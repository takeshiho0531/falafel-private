==> flow/design.v <==
`timescale 1ns / 1ps
module falafel_fifo #(
    parameter NUM_ENTRIES = 64,   
    parameter DATA_W      = 16    
) (
    input logic clk_i,
    input logic rst_ni,
    input  logic read_i,    
    input  logic write_i,   
    output logic full_o,    
    output logic empty_o,   
    input  logic [DATA_W-1:0] din_i,   
    output logic [DATA_W-1:0] dout_o   
);
  logic internal_write;
  logic internal_read;
  logic internal_empty;
  logic internal_full;
  logic [DATA_W-1:0] internal_din;
  logic [DATA_W-1:0] internal_dout;
  logic empty_d, empty_q;
  logic [DATA_W-1:0] dout_d, dout_q;
  logic read_last_cycle_d, read_last_cycle_q;
  logic bypass;
  assign internal_din   = din_i;
  assign internal_write = bypass ? 1'b0 : write_i;
  falafel_fifo_internal #(
      .NUM_ENTRIES(NUM_ENTRIES),
      .DATA_W(DATA_W)
  ) i_falafel_fifo_internal (
      .clk_i,
      .rst_ni,
      .read_i (internal_read),
      .write_i(internal_write),
      .full_o (internal_full),
      .empty_o(internal_empty),
      .din_i  (internal_din),
      .dout_o (internal_dout)
  );
  always_comb begin
    empty_d = empty_q;
    read_last_cycle_d = 1'b0;
    bypass = 1'b0;
    internal_read = 1'b0;
    if (empty_q) begin
      if (!internal_empty) begin
        internal_read = 1'b1;
        empty_d = 1'b0;
        read_last_cycle_d = 1'b1;
      end else begin
        if (write_i) begin
          empty_d = 1'b0;
          bypass  = 1;
        end
      end
    end else if (read_i) begin
      if (!internal_empty) begin
        internal_read = 1'b1;
        empty_d = 1'b0;
        read_last_cycle_d = 1'b1;
      end else begin
        if (write_i) begin
          empty_d = 1'b0;
          bypass  = 1;
        end else begin
          empty_d = 1'b1;
        end
      end
    end
  end
  assign dout_d = bypass ? din_i : (read_last_cycle_q ? internal_dout : dout_q);
  always_ff @(posedge clk_i) begin
    if (!rst_ni) begin
      empty_q <= 1'b1;
      dout_q <= '0;
      read_last_cycle_q <= 1'b0;
    end else begin
      empty_q <= empty_d;
      dout_q <= dout_d;
      read_last_cycle_q <= read_last_cycle_d;
    end
  end
  assign empty_o = empty_q;
  assign dout_o  = read_last_cycle_q ? internal_dout : dout_q;
  assign full_o  = internal_full;
endmodule
`timescale 1ns / 1ps
module falafel_fifo_internal #(
    parameter NUM_ENTRIES = 64,   
    parameter DATA_W      = 16    
) (
    input logic clk_i,
    input logic rst_ni,
    input  logic read_i,    
    input  logic write_i,   
    output logic full_o,    
    output logic empty_o,   
    input  logic [DATA_W-1:0] din_i,   
    output logic [DATA_W-1:0] dout_o   
);
  localparam ADDR_W = $clog2(NUM_ENTRIES);
  localparam MAX_ENTRY = ADDR_W'(NUM_ENTRIES - 1);
  logic [DATA_W-1:0] entries_q[NUM_ENTRIES];
  logic [ADDR_W-1:0] read_addr_d;
  logic [ADDR_W-1:0] read_addr_q;
  logic [ADDR_W-1:0] write_addr_d;
  logic [ADDR_W-1:0] write_addr_q;
  logic is_last_write_d;
  logic is_last_write_q;
  logic wr_en;
  always_comb begin
    is_last_write_d = is_last_write_q;
    read_addr_d = read_addr_q;
    write_addr_d = write_addr_q;
    wr_en = 0;
    unique case ({
      write_i, read_i
    })
      2'b10:   is_last_write_d = 1;
      2'b01:   is_last_write_d = 0;
      default: ;
    endcase
    if (read_i && !empty_o) begin
      if (read_addr_q == MAX_ENTRY) begin
        read_addr_d = 0;
      end else begin
        read_addr_d = read_addr_q + 1;
      end
    end
    if (write_i && !full_o) begin
      wr_en = 1;
      if (write_addr_q == MAX_ENTRY) begin
        write_addr_d = 0;
      end else begin
        write_addr_d = write_addr_q + 1;
      end
    end
  end
  always_ff @(posedge clk_i) begin
    if (!rst_ni) begin
      for (int i = 0; i < NUM_ENTRIES; i++) entries_q[i] <= '0;
      read_addr_q     <= '0;
      write_addr_q    <= '0;
      is_last_write_q <= '0;
    end else begin
      read_addr_q     <= read_addr_d;
      write_addr_q    <= write_addr_d;
      is_last_write_q <= is_last_write_d;
      if (wr_en) entries_q[write_addr_d] <= din_i;
    end
  end
  assign full_o  = (read_addr_q == write_addr_q) && is_last_write_q;
  assign empty_o = (read_addr_q == write_addr_q) && !is_last_write_q;
  assign dout_o  = entries_q[read_addr_q];
endmodule
-- Reports on falafel_fifo
Tool output for the design above, in the order of the flow.
Line numbers count from 1 in the design file above.
Cell names lack the library's common part.
Not given: -
- top module: falafel_fifo
- clock: clk_i
- library: sky130hd
- timing corner: tt_025C_1v80

-- Word level
Source: Yosys, flattened and elaborated, memories not mapped. Widths are those after wreduce. Print and check cells do not count. Equal cells are merged and count once.
Yosys's memory passes give these memory sizes; they may raise the number of words (mostly to a power of two), join words into wider ones and drop unused or constant bits.
- cells after elaboration: 50
- bits of input ports: 20
- noted flip-flop bits (word level): 31
- memories at 1
- output and inout bits at 18
- RAM bits at 1024
- add/sub/neg operators at 2
- eq/ne operators at 5
- noted multiplexer cells: 28
- reduce/logical cells: 8
- memory list (name ; words ; bits a word ; RTL line ; RTL):
    i_falafel_fifo_internal.entries_q ; 64 ; 16 ; 103 ; logic [DATA_W-1:0] entries_q[NUM_ENTRIES];
- operator list (operator ; number):
    2-to-1 mux 16 bit ; 4
    2-to-1 mux 6 bit ; 7
    2-to-1 mux 1 bit ; 16
    adder 6 x 1 -> 6 bit (second input constant) ; 2
    == test 6 bit (second input constant) ; 2
    == test 6 bit ; 1
    logical AND 1 bit ; 4
    zero test 1 bit ; 3
    == test 2 x 1 -> 1 bit (second input constant) ; 1
    == test 2 bit (second input constant) ; 1
    nonzero test 2 bit ; 1
    parallel mux 1 bit (select 2 bit) ; 1

-- Depth
Yosys ltp: most cells in a row. Word level: on the elaborated netlist, between registers, memories and ports. Mapped: between sequential cells and ports; inverters and the memories' decode and read muxes count.
- noted word-level depth: 10
- ABC_AREA: 0
- mapped depth at 10
- mapped depth without buffers at 8

-- Synthesis result
Source: synth_stat.txt of the flow (Yosys; design flattened, memories mapped). It holds for the ABC_AREA given above (unset counts as 0); a run with the other value may have another netlist.
The area totals of this step are shown rounded.
- cell types (cell type ; number ; total area (sq um)):
    edfxtp_1 ; 1024 ; 3.07E+04
    nor2_1 ; 1059 ; 3.98E+03
    mux2i_1 ; 388 ; 3.88E+03
    mux4_2 ; 64 ; 1.44E+03
    a22oi_1 ; 112 ; 840.806
    nand3_1 ; 153 ; 765.734
    clkbuf_1 ; 202 ; 758.227
    dfxtp_1 ; 37 ; 740.71
    buf_2 ; 103 ; 515.494
    nand2_1 ; 131 ; 491.722
    o21ai_0 ; 88 ; 440.422
    o22ai_1 ; 66 ; 412.896
    nand4_1 ; 34 ; 212.704
    a21oi_1 ; 39 ; 195.187
    a32o_1 ; 17 ; 170.163
    and3_1 ; 23 ; 143.888
    o41ai_1 ; 16 ; 140.134
    buf_6 ; 11 ; 123.869
Not listed: further types 44, cells in them 179.
- noted buffer cells: 353
- noted chip area (Yosys): 47000 sq um
- flip-flops: 1061
- noted sequential part of the area: 31000 sq um
- noted cell count: 3746
The figures by module come from a second, unflattened synthesis with its own total; it is not the netlist above.
- cells (unflattened synthesis) at 3271
- area (unflattened synthesis) at 49000 sq um
Rows give one instance, submodules left out.
- modules (module ; cells ; times used ; area (sq um) ; sequential area (sq um)):
    falafel_fifo_internal ; 3193 ; 1 ; 48000 ; 31000
    falafel_fifo ; 78 ; 1 ; 950 ; 360

-- Path before layout
Source: OpenSTA report_checks on the synthesized netlist (no wires, ideal clock, input and output delay 20% of the period each), path of least setup slack; recovery checks are left aside. Register names are those of the netlist, which keeps one name where synthesis merged equal registers.
- path type: input to register
- start: input port read_i
- end: memory i_falafel_fifo_internal.entries_q[4][0]
- noted driving pins on the path: 7
- buffers on the path at 1
- required time at 5079 ps
- time at the first pin: 1098 ps
- setup time at 411 ps
- noted clock period: 5490 ps
- data arrival time at 3703 ps
- delay of the path: 3016 ps
- slack: 1375 ps
- noted input delay: 1098 ps
- synthesis period reached at 4115 ps
"delay of the path" = arrival - input delay + setup time.
"driving pins on the path" counts driving pins, that of a launching flip-flop among them; a cell with two outputs on the path counts twice.
"synthesis period reached" = period - worst setup slack (recovery checks aside). The figure is calculated, with input and output delays left at 20% of the set period.
Between the ends stands the longest chain of elaborated cells between them, by number of cells; it is not shown to be the way that was timed. Of several equally long chains one is given.
Each line given opens the expression or statement behind the cell; cells for indexed reads and writes are added by Yosys, which also makes memories of some case tables.
Only ways into the end's enable, where the timed path ends, are counted here.
- cells stage by stage: nor3_1 -> or3_1 -> o211ai_2 -> nor3_2 -> clkbuf_1 -> nand2_1 -> o21ai_0
- cells in the longest elaborated chain at 7
- elaborated cells on any way between the ends at 10
- noted RTL lines with such cells: 6
- classes of those cells: mux (9); reduce/logical (1)
- RTL lines, path post-synthesis (what ; RTL line ; RTL):
    start: declaration ; 8 ; input  logic read_i,
    2-to-1 mux 1 bit ; 56 ; end else if (read_i) begin
    2-to-1 mux 1 bit ; 45 ; if (empty_q) begin
    2-to-1 mux 1 bit ; 26 ; assign internal_write = bypass ? 1'b0 : write_i;
    logical AND 1 bit ; 130 ; if (write_i && !full_o) begin
    2-to-1 mux 6 bit ; 130 ;
    2-to-1 mux 6 bit ; 149 ; if (wr_en) entries_q[write_addr_d] <= din_i;
    2-to-1 mux 6 bit ; 140 ; if (!rst_ni) begin
    end: declaration ; 103 ; logic [DATA_W-1:0] entries_q[NUM_ENTRIES];

-- Timing after layout
Path of least setup slack in the final report of entry B (OpenROAD, finished layout, wires in). Where an end is a register, its clock arrival counts in the times.
The report prints the path's times to 10 ps; the period is as set.
- path type: register to output
- start: register (no name shown)
- end: output port dout_o[13]
- noted driving pins on the path: 11
- required time at 4510 ps
- buffers on the path at 4
- time at the first pin: 710 ps
- slack: 100 ps
- noted output delay: 1130 ps
- data arrival time at 4410 ps
- noted clock period: 5640 ps
- cells stage by stage: dfxtp_4 -> buf_4 -> buf_4 -> mux2i_1 -> o22ai_1 -> o41ai_2 -> buf_4 -> nand4_1 -> nor2_1 -> inv_1 -> clkdlybuf4s50_1
- RTL lines, path after layout (what ; RTL line ; RTL):
    end: declaration ; 13 ; output logic [DATA_W-1:0] dout_o
Chain of elaborated cells between the ends: none given.

## Implementation results

Measured data: module falafel_fifo, platform sky130hd, 2 stored runs of the flow under differing settings, order arbitrary. Input and output delays are each 20% of the period that was set; the output load is 0.01 pF.
"reached clock period": clock period set for the run, less the worst setup slack. It is reckoned from that one timing run; input and output delays stay at 20% of the period that was set.
"time on the worst setup path" is the time allowed to the run's worst setup path (the clock period less input and output delay, where it has them) less its slack. Clock arrival times count: a late capture clock shortens it, a late launch clock lengthens it.
"power consumption" rests on the timing tool's default activity at the inputs, not on a simulated workload.
"time on the worst setup path" is given in steps of 10 ps.
Values from the reports are rounded here.

Entry A
Settings were period_ns = 4.05; CORE_UTILIZATION = 65; PLACE_DENSITY = 0.74; CORE_ASPECT_RATIO = 0.65; CELL_PAD_IN_SITES_DETAIL_PLACEMENT = 2; TNS_END_PERCENT = 55; ABC_AREA = 0; CAP_MARGIN = 20; CORE_MARGIN = 2; SLEW_MARGIN = 20
- incomplete, placement halted on a tool error

Entry B
Settings were period_ns = 5.64; CAP_MARGIN = 20; CORE_MARGIN = 2; CORE_UTILIZATION = 40; SLEW_MARGIN = 20
- die footprint: 120,000 sq um
- worst hold slack after layout: 600 ps
- time on the worst setup path: 4,410 ps
- critical path type: register to output
- mapped cell area after synthesis: 47,000 sq um
- noted the reached clock period: 5,541 ps
- noted the lowest setup slack: 99 ps
- noted the total negative slack: 0 ps
- noted the power consumption: 20,000 uW
- standard-cell area after routing at 54,000 sq um
- utilization of the finished layout: 46%
